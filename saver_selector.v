==> flow/design.v <==
`timescale 1 ns / 1 ps
module			saver_selector			(
	input				reset			,	 
	input				entry_clock		,	 
	input				A_saved			,	 
	input				B_saved			,	 
	input				C_saved			,	 
	input				D_saved			,	 
	input				A_copied		,	 
	input				B_copied		,	 
	input				C_copied		,	 
	input				D_copied		,	 
	input		[3:0]	copy_job		,	 
	output		[3:0]	next_copy_from	,	 
	output	reg			A_reset			,	 
	output	reg			B_reset			,	 
	output	reg			C_reset			,	 
	output	reg			D_reset			,	 
	output	reg			A_saving		,	 
	output	reg			B_saving		,	 
	output	reg			C_saving		,	 
	output	reg			D_saving		)	 
	;
	reg	[1:0]	next_save_with;  
	parameter NEXT_USE_A = 2'b00;  
	parameter NEXT_USE_B = 2'b01;  
	parameter NEXT_USE_C = 2'b10;  
	parameter NEXT_USE_D = 2'b11;  
	reg	next_save_A;	 
	reg	next_save_B;	 
	reg	next_save_C;	 
	reg	next_save_D;	 
	always @(posedge entry_clock or posedge reset) begin
		if (reset) begin
			next_save_A		<= #1 1'b0;
			next_save_B		<= #1 1'b0;
			next_save_C		<= #1 1'b0;
			next_save_D		<= #1 1'b0;
			next_save_with	<= #1 NEXT_USE_A;
		end
		else begin
			case (next_save_with)
				NEXT_USE_A : begin
					next_save_A		<= #1 ~A_saving;
					next_save_B		<= #1 A_saving;
					next_save_C		<= #1 1'b0;
					next_save_D		<= #1 1'b0;
					if (A_saving)	next_save_with <= #1 NEXT_USE_B;	 
					else			next_save_with <= #1 NEXT_USE_A;	 
				end
				NEXT_USE_B : begin
					next_save_A		<= #1 1'b0;
					next_save_B		<= #1 ~B_saving;
					next_save_C		<= #1 B_saving;
					next_save_D		<= #1 1'b0;
					if (B_saving)	next_save_with <= #1 NEXT_USE_C;	 
					else			next_save_with <= #1 NEXT_USE_B;	 
				end
				NEXT_USE_C : begin
					next_save_A		<= #1 1'b0;
					next_save_B		<= #1 1'b0;
					next_save_C		<= #1 ~C_saving;
					next_save_D		<= #1 C_saving;
					if (C_saving)	next_save_with <= #1 NEXT_USE_D;	 
					else			next_save_with <= #1 NEXT_USE_C;	 
				end
				NEXT_USE_D : begin
					next_save_A		<= #1 D_saving;
					next_save_B		<= #1 1'b0;
					next_save_C		<= #1 1'b0;
					next_save_D		<= #1 ~D_saving;
					if (D_saving)	next_save_with <= #1 NEXT_USE_A;	 
					else			next_save_with <= #1 NEXT_USE_D;	 
				end
				default : begin
					next_save_A		<= #1 1'b0;
					next_save_B		<= #1 1'b0;
					next_save_C		<= #1 1'b0;
					next_save_D		<= #1 1'b0;
					next_save_with	<= #1 NEXT_USE_A;	 
				end
			endcase
		end
	end
	reg	[1:0]	A_saver_state;  
	parameter RESET		= 2'b00;  
	parameter ENABLE	= 2'b01;  
	parameter SAVE		= 2'b10;  
	parameter COPY		= 2'b11;  
	always @(posedge entry_clock or posedge reset) begin
		if (reset) begin
			A_reset			<= #1 1'b1;
			A_saving	 	<= #1 1'b0;
			A_saver_state	<= #1 RESET;
		end
		else begin
			case (A_saver_state)
				RESET : begin		 
					A_reset			<= #1 1'b1;
					A_saving	 	<= #1 1'b0;
					if (next_save_A)	A_saver_state <= #1 ENABLE;	 
					else				A_saver_state <= #1 RESET;	 
				end
				ENABLE : begin		 
					A_reset			<= #1 1'b0;
					A_saving	 	<= #1 1'b0;
					if (D_saved)	A_saver_state <= #1 SAVE;	 
					else			A_saver_state <= #1 ENABLE;	 
				end
				SAVE : begin		 
					A_reset			<= #1 1'b0;
					A_saving	 	<= #1 1'b1;
					if (A_saved)	A_saver_state <= #1 COPY;	 
					else			A_saver_state <= #1 SAVE;	 
				end
				COPY : begin		 
					A_reset			<= #1 1'b0;
					A_saving	 	<= #1 1'b0;
					if (A_copied)	A_saver_state <= #1 RESET;	 
					else			A_saver_state <= #1 COPY;	 
				end
				default : begin
					A_reset			<= #1 1'b0;
					A_saving	 	<= #1 1'b0;
					A_saver_state	<= #1 RESET;	 
				end
			endcase
		end
	end
	reg	[1:0]	B_saver_state;  
	always @(posedge entry_clock or posedge reset) begin
		if (reset) begin
			B_reset			<= #1 1'b1;
			B_saving	 	<= #1 1'b0;
			B_saver_state	<= #1 RESET;
		end
		else begin
			case (B_saver_state)
				RESET : begin		 
					B_reset			<= #1 1'b1;
					B_saving	 	<= #1 1'b0;
					if (next_save_B)	B_saver_state <= #1 ENABLE;	 
					else				B_saver_state <= #1 RESET;	 
				end
				ENABLE : begin		 
					B_reset			<= #1 1'b0;
					B_saving	 	<= #1 1'b0;
					if (A_saved)	B_saver_state <= #1 SAVE;	 
					else			B_saver_state <= #1 ENABLE;	 
				end
				SAVE : begin		 
					B_reset			<= #1 1'b0;
					B_saving	 	<= #1 1'b1;
					if (B_saved)	B_saver_state <= #1 COPY;	 
					else			B_saver_state <= #1 SAVE;	 
				end
				COPY : begin		 
					B_reset			<= #1 1'b0;
					B_saving	 	<= #1 1'b0;
					if (B_copied)	B_saver_state <= #1 RESET;	 
					else			B_saver_state <= #1 COPY;	 
				end
				default : begin
					B_reset			<= #1 1'b0;
					B_saving	 	<= #1 1'b0;
					B_saver_state	<= #1 RESET;	 
				end
			endcase
		end
	end
	reg	[1:0]	C_saver_state;  
	always @(posedge entry_clock or posedge reset) begin
		if (reset) begin
			C_reset			<= #1 1'b1;
			C_saving	 	<= #1 1'b0;
			C_saver_state	<= #1 RESET;
		end
		else begin
			case (C_saver_state)
				RESET : begin		 
					C_reset			<= #1 1'b1;
					C_saving	 	<= #1 1'b0;
					if (next_save_C)	C_saver_state	<= #1 ENABLE;	 
					else				C_saver_state	<= #1 RESET;	 
				end
				ENABLE : begin		 
					C_reset			<= #1 1'b0;
					C_saving	 	<= #1 1'b0;
					if (B_saved)	C_saver_state	<= #1 SAVE;	 
					else			C_saver_state	<= #1 ENABLE;	 
				end
				SAVE : begin		 
					C_reset			<= #1 1'b0;
					C_saving	 	<= #1 1'b1;
					if (C_saved)	C_saver_state	<= #1 COPY;	 
					else			C_saver_state	<= #1 SAVE;	 
				end
				COPY : begin		 
					C_reset			<= #1 1'b0;
					C_saving	 	<= #1 1'b0;
					if (C_copied)	C_saver_state	<= #1 RESET;	 
					else			C_saver_state	<= #1 COPY;	 
				end
				default : begin
					C_reset			<= #1 1'b0;
					C_saving	 	<= #1 1'b0;
					C_saver_state	<= #1 RESET;	 
				end
			endcase
		end
	end
	reg	[1:0]	D_saver_state;  
	always @(posedge entry_clock or posedge reset) begin
		if (reset) begin
			D_reset			<= #1 1'b1;
			D_saving	 	<= #1 1'b0;
			D_saver_state	<= #1 RESET;
		end
		else begin
			case (D_saver_state)
				RESET : begin		 
					D_reset			<= #1 1'b1;
					D_saving	 	<= #1 1'b0;
					if (next_save_D)	D_saver_state	<= #1 ENABLE;	 
					else				D_saver_state	<= #1 RESET;	 
				end
				ENABLE : begin		 
					D_reset			<= #1 1'b0;
					D_saving	 	<= #1 1'b0;
					if (C_saved)	D_saver_state	<= #1 SAVE;	 
					else			D_saver_state	<= #1 ENABLE;	 
				end
				SAVE : begin		 
					D_reset			<= #1 1'b0;
					D_saving	 	<= #1 1'b1;
					if (D_saved)	D_saver_state	<= #1 COPY;	 
					else			D_saver_state	<= #1 SAVE;	 
				end
				COPY : begin		 
					D_reset			<= #1 1'b0;
					D_saving	 	<= #1 1'b0;
					if (D_copied)	D_saver_state	<= #1 RESET;	 
					else			D_saver_state	<= #1 COPY;	 
				end
				default : begin
					D_reset			<= #1 1'b0;
					D_saving	 	<= #1 1'b0;
					D_saver_state	<= #1 RESET;	 
				end
			endcase
		end
	end
	reg	[3:0]	next_copy;  
	assign 		next_copy_from = next_copy;	 
	parameter FROM_A	= 4'b0001;  
	parameter FROM_B	= 4'b0010;  
	parameter FROM_C	= 4'b0100;  
	parameter FROM_D	= 4'b1000;  
	always @(posedge entry_clock or posedge reset) begin
		if (reset) next_copy	<= #1 FROM_A;
		else begin
			case (next_copy)	 
				FROM_A : begin
					if (copy_job[0])	next_copy <= #1 FROM_B;	 
					else				next_copy <= #1 FROM_A;	 
				end
				FROM_B : begin
					if (copy_job[1])	next_copy <= #1 FROM_C;	 
					else				next_copy <= #1 FROM_B;	 
				end
				FROM_C : begin
					if (copy_job[2])	next_copy <= #1 FROM_D;	 
					else				next_copy <= #1 FROM_C;	 
				end
				FROM_D : begin
					if (copy_job[3])	next_copy <= #1 FROM_A;	 
					else				next_copy <= #1 FROM_D;	 
				end
				default : next_copy <= #1 FROM_A;
			endcase
		end
	end
endmodule
---- Reports on saver_selector ----
Tool output for the design above, in the order of the flow.
Line numbers count from 1 in the design file above.
Cell names lack the library's common part.
A cell with n/a has no value.
inputs
  top ..................................... saver_selector
  clock port .............................. entry_clock
  cell library ............................ sky130hd
  timing corner ........................... tt_025C_1v80

---- Word level ----
Yosys after proc, flatten, opt, wreduce and memory -nomap, before mapping. Enables and synchronous resets that opt folds into registers are not counted as muxes. Memory bits, and registers merged into a memory's read port (data or address), are not among the register bits. Print and check cells are not counted. Equal cells are merged and count once.
cells by class
  equality and inequality tests ........... 19
  mux-type cells .......................... 42
  bitwise gates (word level) .............. 4
  reduce/logical cells .................... 17
operator list
  kind                                                                    number
  2-bit parallel mux with 4-bit select                                    5
  3-bit OR reduction                                                      8
  2-bit 2-to-1 mux                                                        11
  2-bit equality test (second input constant)                             10
  4-bit parallel mux with 4-bit select                                    1
  1-bit parallel mux with 2-bit select                                    8
  1-bit parallel mux with 3-bit select                                    4
  2-bit by 1-bit equality test with 1-bit output (second input constant)  5
  2-bit logical NOT                                                       5
  1-bit 2-to-1 mux                                                        10
  2-bit OR reduction                                                      4
  4-bit 2-to-1 mux                                                        2
  1-bit NOT                                                               4
  4-bit by 1-bit equality test with 1-bit output (second input constant)  1
  4-bit by 2-bit equality test with 1-bit output (second input constant)  1
  4-bit by 3-bit equality test with 1-bit output (second input constant)  1
  4-bit equality test (second input constant)                             1
  3-bit 2-to-1 mux                                                        1
storage and ports
  flip-flop bits (word level) ............. 26
  cells after elaboration ................. 100

---- Longest topological paths ----
Longest topological path by Yosys (ltp), each cell counted once; first at word level (registers and memories cut), then after technology mapping (sequential cells cut; the memories' decode and read muxes count).
logic depth
  word-level depth ........................ 3
  ABC_AREA ................................ 0
  mapped depth ............................ 3
  depth with buffers taken out ............ 3

---- After synthesis ----
Source: synth_stat.txt of the flow (Yosys; design flattened, memories mapped). It holds for the ABC_AREA given above (unset counts as 0); a run with the other value may have another netlist.
The area totals of this step are shown rounded.
cells by type
  cell type  number  total area (µm²)
  dfrtp_1    26      650.624
  dfstp_2    10      262.752
  nand2_1    26      97.594
  o21ai_0    19      95.091
  inv_1      22      82.579
  nor3_1     12      60.058
  nor3b_2    2       25.024
  o41ai_1    2       17.517
  a211oi_2   1       12.512
  a31oi_1    2       12.512
  nand2b_1   2       12.512
  a21o_1     1       7.507
  and3_1     1       6.256
  nor4_1     1       6.256
  o22ai_1    1       6.256
  nor2_1     1       3.754
synthesis totals
  cell count .............................. 129
  cell area after synthesis ............... 1,360 µm²
  sequential area ......................... 913 µm²
  mapped flip-flops ....................... 36
  buffers ................................. 0

---- Timing after synthesis ----
Source: OpenSTA report_checks on the synthesized netlist (no wires, ideal clock, input and output delay 20% of the period each), path of least setup slack; recovery checks are left aside. Register names are those of the netlist, which keeps one name where synthesis merged equal registers.
timing after synthesis
  path type ............................... reg-to-reg
  from .................................... reg next_copy[0]
  to ...................................... reg next_copy[1]
  period .................................. 1.39 ns
  library setup time ...................... 0.120 ns
  launch time at the first pin ............ 0.000 ns
  arrival time ............................ 0.936 ns
  setup slack ............................. 0.334 ns
  path delay .............................. 1.056 ns
  stages .................................. 4
  buffers on the path ..................... 0
  period reached after synthesis .......... 1.056 ns
"path delay" is the arrival time less input delay plus setup time.
"stages": output pins that drive a net of the path, with the launching flip-flop's if there is one; two outputs of one cell count as two.
"period reached after synthesis" is the clock period less the worst setup slack; recovery checks do not enter. This is arithmetic on one report: input and output delays are still those of the set period (20% each).
The rows between start and end are the longest chain of elaborated cells between them; the timing report does not say that the signal goes this way. Where chains are equally long, one stands for them.
A line is the first line of the expression or statement that the cell stems from. Yosys adds cells for indexed reads and writes and turns some case tables into memories.
A register here has more assigning lines than the two given.
between the ends, after synthesis
  cell sequence ........................... dfstp_2 nand2b_1 o22ai_1 and3_1
  cells in the longest elaborated chain ... 2
ends and longest elaborated chain, after synthesis
  element                               RTL line  RTL
  start, declared                       253       reg [3:0] next_copy;
  start, assigned                       260       if (reset) next_copy <= #1 FROM_A;
  start, assigned                       264       if (copy_job[0]) next_copy <= #1 FROM_B;
  4-bit equality test                   262       case (next_copy)
  4-bit parallel mux with 4-bit select  262
  end, assigned                         260
  end, assigned                         264
  end, declared                         253

---- Worst path after layout ----
Path of least setup slack in the final report of record 1 (OpenROAD, finished layout, wires in). Where an end is a register, its clock arrival counts in the times.
timing post-layout
  path type ............................... reg-to-output
  from .................................... reg next_copy[0]
  to ...................................... out next_copy_from[0]
  period .................................. 1.1 ns
  output delay ............................ 0.22 ns
  launch time at the first pin ............ 0.32 ns
  arrival time ............................ 0.99 ns
  setup slack ............................. -0.11 ns
  stages .................................. 2
  buffers on the path ..................... 1
A register here has more assigning lines than the two given.
between the ends, post-layout
  cell sequence ........................... dfstp_2 buf_6
  cells in the longest elaborated chain ... 0
ends and longest elaborated chain, post-layout
  element          RTL line  RTL
  start, declared  253       reg [3:0] next_copy;
  start, assigned  260       if (reset) next_copy <= #1 FROM_A;
  start, assigned  264       if (copy_job[0]) next_copy <= #1 FROM_B;
  end, declared    14        output [3:0] next_copy_from ,

Lab notebook: saver_selector

2 stored runs of saver_selector in the flow (synthesis by Yosys, layout by OpenROAD, sky130hd cells), in arbitrary order. Constraints: input delay and output delay 20% of the set period each, output load 0.01 pF.
"clock period reached" is the run's clock period less its worst setup slack. It is reckoned from that one timing run; input and output delays stay at 20% of the period that was set.
"critical setup path time": the worst setup path's part of the clock period (all of it between registers, 20% less for each end at a port) less its slack. A launch clock that arrives late makes it longer, a capture clock that arrives late makes it shorter.
"total power after layout" rests on the timing tool's default activity at the inputs, not on a simulated workload.
Measured values are rounded.

======== record 1 ========
==> flow/run.sh <==
#!/bin/bash
# the make line also repeats the synthesis and layout settings of config.mk as NAME=value (left out here)
make -C /OpenROAD-flow-scripts/flow DESIGN_CONFIG=/design/flow/config.mk WORK_HOME=/design/flow/orfs CLKGATE_MAP_FILE= finish
==> flow/config.mk <==
export PLATFORM = sky130hd
export DESIGN_NAME = saver_selector
export DESIGN_NICKNAME = saver_selector
export VERILOG_FILES = /design/flow/design.v
export SDC_FILE = /design/flow/constraint.sdc
export NUM_CORES = 4
export LEC_CHECK = 0
export CAP_MARGIN = 20
export CORE_MARGIN = 2
export CORE_UTILIZATION = 45
export SLEW_MARGIN = 20
==> flow/constraint.sdc <==
create_clock -name core_clock -period 1.1 [get_ports {entry_clock}]
set_input_delay 0.2200 -clock core_clock [delete_from_list [all_inputs] [get_ports {entry_clock}]]
set_output_delay 0.2200 -clock core_clock [all_outputs]
set_load 0.01 [all_outputs]

-------- measured, record 1 --------
  overall die area ........................ 3,480 µm²
  final utilization ....................... 64.3%
  total power after layout ................ 3,810 uW
  critical setup path time ................ 0.99 ns
  critical path kind ...................... reg-to-output
  clock period reached .................... 1.207 ns
  synthesized cell area ................... 1,360 µm²
  final setup TNS ......................... -0.492 ns
  standard-cell area after layout ......... 1,800 µm²
  lowest setup slack ...................... -0.107 ns

======== record 2 ========
==> flow/run.sh <==
#!/bin/bash
# the make line also repeats the synthesis and layout settings of config.mk as NAME=value (left out here)
make -C /OpenROAD-flow-scripts/flow DESIGN_CONFIG=/design/flow/config.mk WORK_HOME=/design/flow/orfs CLKGATE_MAP_FILE= finish
==> flow/config.mk <==
export PLATFORM = sky130hd
export DESIGN_NAME = saver_selector
export DESIGN_NICKNAME = saver_selector
export VERILOG_FILES = /design/flow/design.v
export SDC_FILE = /design/flow/constraint.sdc
export NUM_CORES = 4
export LEC_CHECK = 0
export CAP_MARGIN = 20
export CORE_MARGIN = 2
export CORE_UTILIZATION = 23
export CTS_CLUSTER_DIAMETER = 217
export GPL_ROUTABILITY_DRIVEN = 1
export MAX_ROUTING_LAYER = met4
export MIN_ROUTING_LAYER = met1
export SLEW_MARGIN = 20
==> flow/constraint.sdc <==
create_clock -name core_clock -period 1.68 [get_ports {entry_clock}]
set_input_delay 0.3360 -clock core_clock [delete_from_list [all_inputs] [get_ports {entry_clock}]]
set_output_delay 0.3360 -clock core_clock [all_outputs]
set_load 0.01 [all_outputs]

-------- measured, record 2 --------
  lowest setup slack ...................... 0.037 ns
  standard-cell area after layout ......... 1,830 µm²
  critical setup path time ................ 1.31 ns
  critical path kind ...................... reg-to-output
  synthesized cell area ................... 1,360 µm²
  clock period reached .................... 1.643 ns
  final utilization ....................... 32.7%
  overall die area ........................ 6,540 µm²
  final setup TNS ......................... 0.000 ns
  total power after layout ................ 2,630 uW
